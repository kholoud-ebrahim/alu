==> flow/design.v <==
module alu (alu_clk, rst_n, alu_enable, alu_enable_a, alu_enable_b, alu_in_a, alu_in_b, alu_irq_clr, alu_op_a, alu_op_b, alu_out, alu_irq);
    input alu_clk, rst_n;
    input alu_enable, alu_enable_a, alu_enable_b;
    input [7:0] alu_in_a, alu_in_b;
    input alu_irq_clr;
    input [1:0] alu_op_a, alu_op_b;
    output reg [7:0]alu_out;
    output  alu_irq;
    assign alu_irq = (
                (alu_enable_a && !alu_enable_b && alu_enable && alu_op_a == 2'b00 && alu_out == 8'hFF)||
                (alu_enable_a && !alu_enable_b && alu_enable && alu_op_a == 2'b01 && alu_out == 8'h00)||
                (alu_enable_a && !alu_enable_b && alu_enable && alu_op_a == 2'b10 && alu_out == 8'hF8)|| 
                (alu_enable_a && !alu_enable_b && alu_enable && alu_op_a == 2'b11 && alu_out == 8'h83)||
                (alu_enable_b && !alu_enable_a && alu_enable && alu_op_b == 2'b00 && alu_out == 8'hF1)||
                (alu_enable_b && !alu_enable_a && alu_enable && alu_op_b == 2'b01 && alu_out == 8'hF4)||
                (alu_enable_b && !alu_enable_a && alu_enable && alu_op_b == 2'b10 && alu_out == 8'hF5)|| 
                (alu_enable_b && !alu_enable_a && alu_enable && alu_op_b == 2'b11 && alu_out == 8'hFF)
    ) ? 1'b1 : 1'b0;
    always @(posedge alu_clk, negedge rst_n) begin
        if(! rst_n ) begin  
            alu_out <= 0;
        end
        else begin
            if(alu_enable_a && !alu_enable_b && alu_enable) begin
                case(alu_op_a)
                    2'b00 : begin   
                        alu_out <= alu_in_a & alu_in_b;
                        if(alu_out == 'hFF && alu_irq_clr == 1)     
                            alu_out <= 8'h00;
                    end
                    2'b01 : begin   
                        alu_out <= ~(alu_in_a & alu_in_b);
                        if(alu_out == 'h00 && alu_irq_clr == 1)     alu_out <= 8'h00;
                    end
                    2'b10 : begin   
                        alu_out <= alu_in_a | alu_in_b;
                        if(alu_out == 'hF8 && alu_irq_clr == 1)     alu_out <= 8'h00;
                    end
                    2'b11 : begin   
                        alu_out <= alu_in_a ^ alu_in_b;
                        if(alu_out == 'h83 && alu_irq_clr == 1)     alu_out <= 8'h00;
                    end
                    default : alu_out <= 0;
                endcase
            end
            else if(alu_enable_b && !alu_enable_a && alu_enable) begin
                case(alu_op_b)
                    2'b00 : begin   
                        alu_out <= ~(alu_in_a ^ alu_in_b);
                        if(alu_out == 'hF1 && alu_irq_clr == 1)     alu_out <= 8'h00;
                    end
                    2'b01 : begin   
                        alu_out <= alu_in_a & alu_in_b;
                        if(alu_out == 'hF4 && alu_irq_clr == 1)     alu_out <= 8'h00;
                    end
                    2'b10 : begin   
                        alu_out <= ~(alu_in_a | alu_in_b);
                        if(alu_out == 'hF5 && alu_irq_clr == 1)     alu_out <= 8'h00;
                    end
                    2'b11 : begin   
                        alu_out <= alu_in_a | alu_in_b;
                        if(alu_out == 'hFF && alu_irq_clr == 1)     alu_out <= 8'h00;
                    end
                    default : alu_out <= 0;
                endcase
            end
            else
                alu_out <= 0;
        end
    end
endmodule
Tool chain data of alu. Tool output for the design above, in the order of the flow. Lines are those of the file above, counted from 1. Library cell names are shortened. The mark - stands for no value.

Design top: alu. Clock: alu_clk. Cell library: sky130hd. Timing corner: tt_025C_1v80.

Word level. Yosys after proc, flatten, opt, wreduce and memory -nomap, before mapping. Enables and synchronous resets that opt folds into registers are not counted as muxes. Memory bits, and registers merged into a memory's read port (data or address), are not among the register bits. Print and check cells are not counted. Equal cells are merged and count once.

The entry for register bits reads 8. The entry for output and inout bits reads 9. Word-level cells: 71.

For equality and inequality tests the number is 12. Multiplexer cells: 13. Under bitwise logic cells stands 6. The figure for reductions and logical operators is 39.

Operators by type and width (number): 2-to-1 mux 8 bit (10); parallel mux 8 bit (select 4 bit) (2); == test 8 bit (second input constant) (6); logical AND 1 bit (27); NOT 8 bit (3); == test 2 bit (second input constant) (4); bitwise AND 8 bit (1); OR 8 bit (1); XOR 8 bit (1); logical NOT 8 bit (1); logical OR 1 bit (7); == test 2 x 1 -> 1 bit (second input constant) (2); logical NOT 2 bit (2); logical NOT 1 bit (2); 2-to-1 mux 1 bit (1).

Logic depth. Depth = most cells in a row (Yosys ltp): at word level without a register or memory, in the mapped netlist without a sequential cell, where the memories' decode and read muxes count.

Under depth in word-level cells stands 13. The figure for ABC_AREA is 0. The figure for mapped depth is 7. The figure for mapped depth without buffers is 5.

Mapped cells and area. Yosys stat after the flow's synthesis: flattened, memories mapped to cells. It holds for the ABC_AREA given above (unset counts as 0); a run with the other value may have another netlist. Totals and module areas in this step are rounded.

Cells by type: dfrtp_1 (number 8, total area 200.192 um^2); ha_1 (number 16, total area 200.192 um^2); a221oi_1 (number 15, total area 131.376 um^2); inv_1 (number 26, total area 97.594 um^2); o32ai_1 (number 9, total area 78.826 um^2); o31ai_1 (number 8, total area 60.058 um^2); a21o_2 (number 6, total area 52.55 um^2); or2b_2 (number 6, total area 52.55 um^2); a21oi_1 (number 8, total area 40.038 um^2); nor2_1 (number 10, total area 37.536 um^2); o41ai_4 (number 1, total area 27.526 um^2); dlymetal6s2s_1 (number 2, total area 25.024 um^2); nand4_4 (number 1, total area 21.27 um^2); nand2_1 (number 5, total area 18.768 um^2); nor2b_1 (number 3, total area 18.768 um^2); a21o_1 (number 2, total area 15.014 um^2); a311oi_2 (number 1, total area 15.014 um^2); nor3_1 (number 3, total area 15.014 um^2).

Other cell types: 31; their cells: 36.

The entry for cells in the netlist reads 166. For cell area after synthesis the number is 1400 um^2. The entry for sequential area reads 200 um^2. The figure for mapped flip-flops is 8.

Worst setup path after synthesis. OpenSTA on the mapped netlist: ideal clock, no wires. The path of least setup slack (recovery checks aside). Input and output delay are each 20% of the period. Register names are those of the netlist, which keeps one name where synthesis merged equal registers.

Kind: register to register. Start: register alu_out[2]. End: register alu_out[0]. Period: 1.81 ns. The figure for library setup time is 0.137 ns. Under launch time at the first pin stands 0.000 ns. The entry for arrival time reads 1.670 ns. Under data required time stands 1.673 ns. Path slack: 0.003 ns. Delay of the path: 1.807 ns. The figure for driving pins on the path is 7. Path buffers: 1. The entry for synthesis period reached reads 1.807 ns.

"delay of the path" = arrival - input delay + setup time. "driving pins on the path" counts driving pins, that of a launching flip-flop among them; a cell with two outputs on the path counts twice. "synthesis period reached" is the clock period less the worst setup slack; recovery checks do not enter. This is arithmetic on one report: input and output delays are still those of the set period (20% each). The rows between start and end are the longest chain of elaborated cells between them; the timing report does not say that the signal goes this way. Where chains are equally long, one stands for them. A line is the first line of the expression or statement that the cell stems from. Yosys adds cells for indexed reads and writes and turns some case tables into memories. A register here has more assigning lines than the two given.

Cell sequence: dfrtp_1 > buf_6 > or4b_1 > nor3_2 > nor3b_2 > a221oi_1 > o32ai_1. Under cells in the longest elaborated chain stands 6. Elaborated cells on any way between the ends: 26. Classes of those cells: eq/ne: 6; mux: 12; reduce/logical: 8.

Ends and longest elaborated chain, post-synthesis: start: declaration (line 7) `output reg [7:0]alu_out;`; start: assignment (line 27) `alu_out <= alu_in_a & alu_in_b;`; start: assignment (line 32) `alu_out <= ~(alu_in_a & alu_in_b);`; == test 8 bit (line 62) `if(alu_out == 'hFF && alu_irq_clr == 1)     alu_out <= 8'h00;`; logical AND 1 bit (line 62); 2-to-1 mux 8 bit (line 62); parallel mux 8 bit (select 4 bit) (line 47) `case(alu_op_b)`; 2-to-1 mux 8 bit (line 46) `else if(alu_enable_b && !alu_enable_a && alu_enable) begin`; 2-to-1 mux 8 bit (line 24) `if(alu_enable_a && !alu_enable_b && alu_enable) begin`; end: assignment (line 27); end: assignment (line 32); end: declaration (line 7).

Timing after layout. From the final timing report of run 1: the path of least setup slack in the routed layout; clock arrival at registers is part of the times.

Kind: input to output. Start: input port alu_op_a[1]. End: output port alu_irq. Period: 2.48 ns. The entry for external input delay reads 0.50 ns. Under launch time at the first pin stands 0.50 ns. The entry for arrival time reads 2.11 ns. Under data required time stands 1.98 ns. Path slack: -0.12 ns. The figure for driving pins on the path is 7. Path buffers: 2.

The rows between start and end are the longest chain of elaborated cells between them; the timing report does not say that the signal goes this way. Where chains are equally long, one stands for them.

Cell sequence: clkdlybuf4s50_1 > and4b_2 > a31oi_1 > o32ai_1 > a22oi_1 > nor2b_1 > dlygate4sd2_1. Under cells in the longest elaborated chain stands 11. Elaborated cells on any way between the ends: 20. Classes of those cells: eq/ne: 3; mux: 1; reduce/logical: 16.

Ends and longest elaborated chain, post-layout: start: declaration (line 6) `input [1:0] alu_op_a, alu_op_b;`; logical NOT 2 bit (line 10) `(alu_enable_a && !alu_enable_b && alu_enable && alu_op_a == 2'b00 && alu_out == 8'hFF)||`; logical AND 1 bit x2 (line 10); logical OR 1 bit x7 (line 10); 2-to-1 mux 1 bit (line 9) `assign alu_irq = (`; end: declaration (line 8) `output  alu_irq;`.

Settings and measured results of 2 stored flow runs for module alu (sky130hd), not sorted in any way. The constraints put input and output delay at 20% of the set period each and load the outputs with 0.01 pF. "clock period achieved": clock period set for the run, less the worst setup slack. It is reckoned from that one timing run; input and output delays stay at 20% of the period that was set. "power consumption": no workload was simulated; the value follows from the tool's default switching activity. The results are shown rounded.

Run 1 has these settings: period_ns 2.48; CORE_UTILIZATION 50; SETUP_SLACK_MARGIN -0.22; PLACE_DENSITY_LB_ADDON 0.01; ABC_AREA 0; GPL_TIMING_DRIVEN 0; GPL_ROUTABILITY_DRIVEN 1; CAP_MARGIN 35; SLEW_MARGIN 25; MAX_ROUTING_LAYER met4; CORE_MARGIN 2. The post-synthesis cell area stands at 1,400 um^2. The measured die footprint is 3,200 um^2. The standard-cell area of the final layout comes to 1,800 um^2. The utilization in the final report stands at 71%. The setup slack of the worst path comes to -0.12 ns. The power consumption is 0.50 mW. The clock period achieved reads 2.601 ns.

Run 2 has these settings: period_ns 3.55; CORE_UTILIZATION 69; PLACE_DENSITY 0.68; CORE_ASPECT_RATIO 0.75; TNS_END_PERCENT 5; ABC_AREA 0; CTS_CLUSTER_SIZE 29; CTS_CLUSTER_DIAMETER 382; SLEW_MARGIN 20; MAX_ROUTING_LAYER met5; CAP_MARGIN 20; CORE_MARGIN 2. Outcome: incomplete, placement halted on GPL-0301.
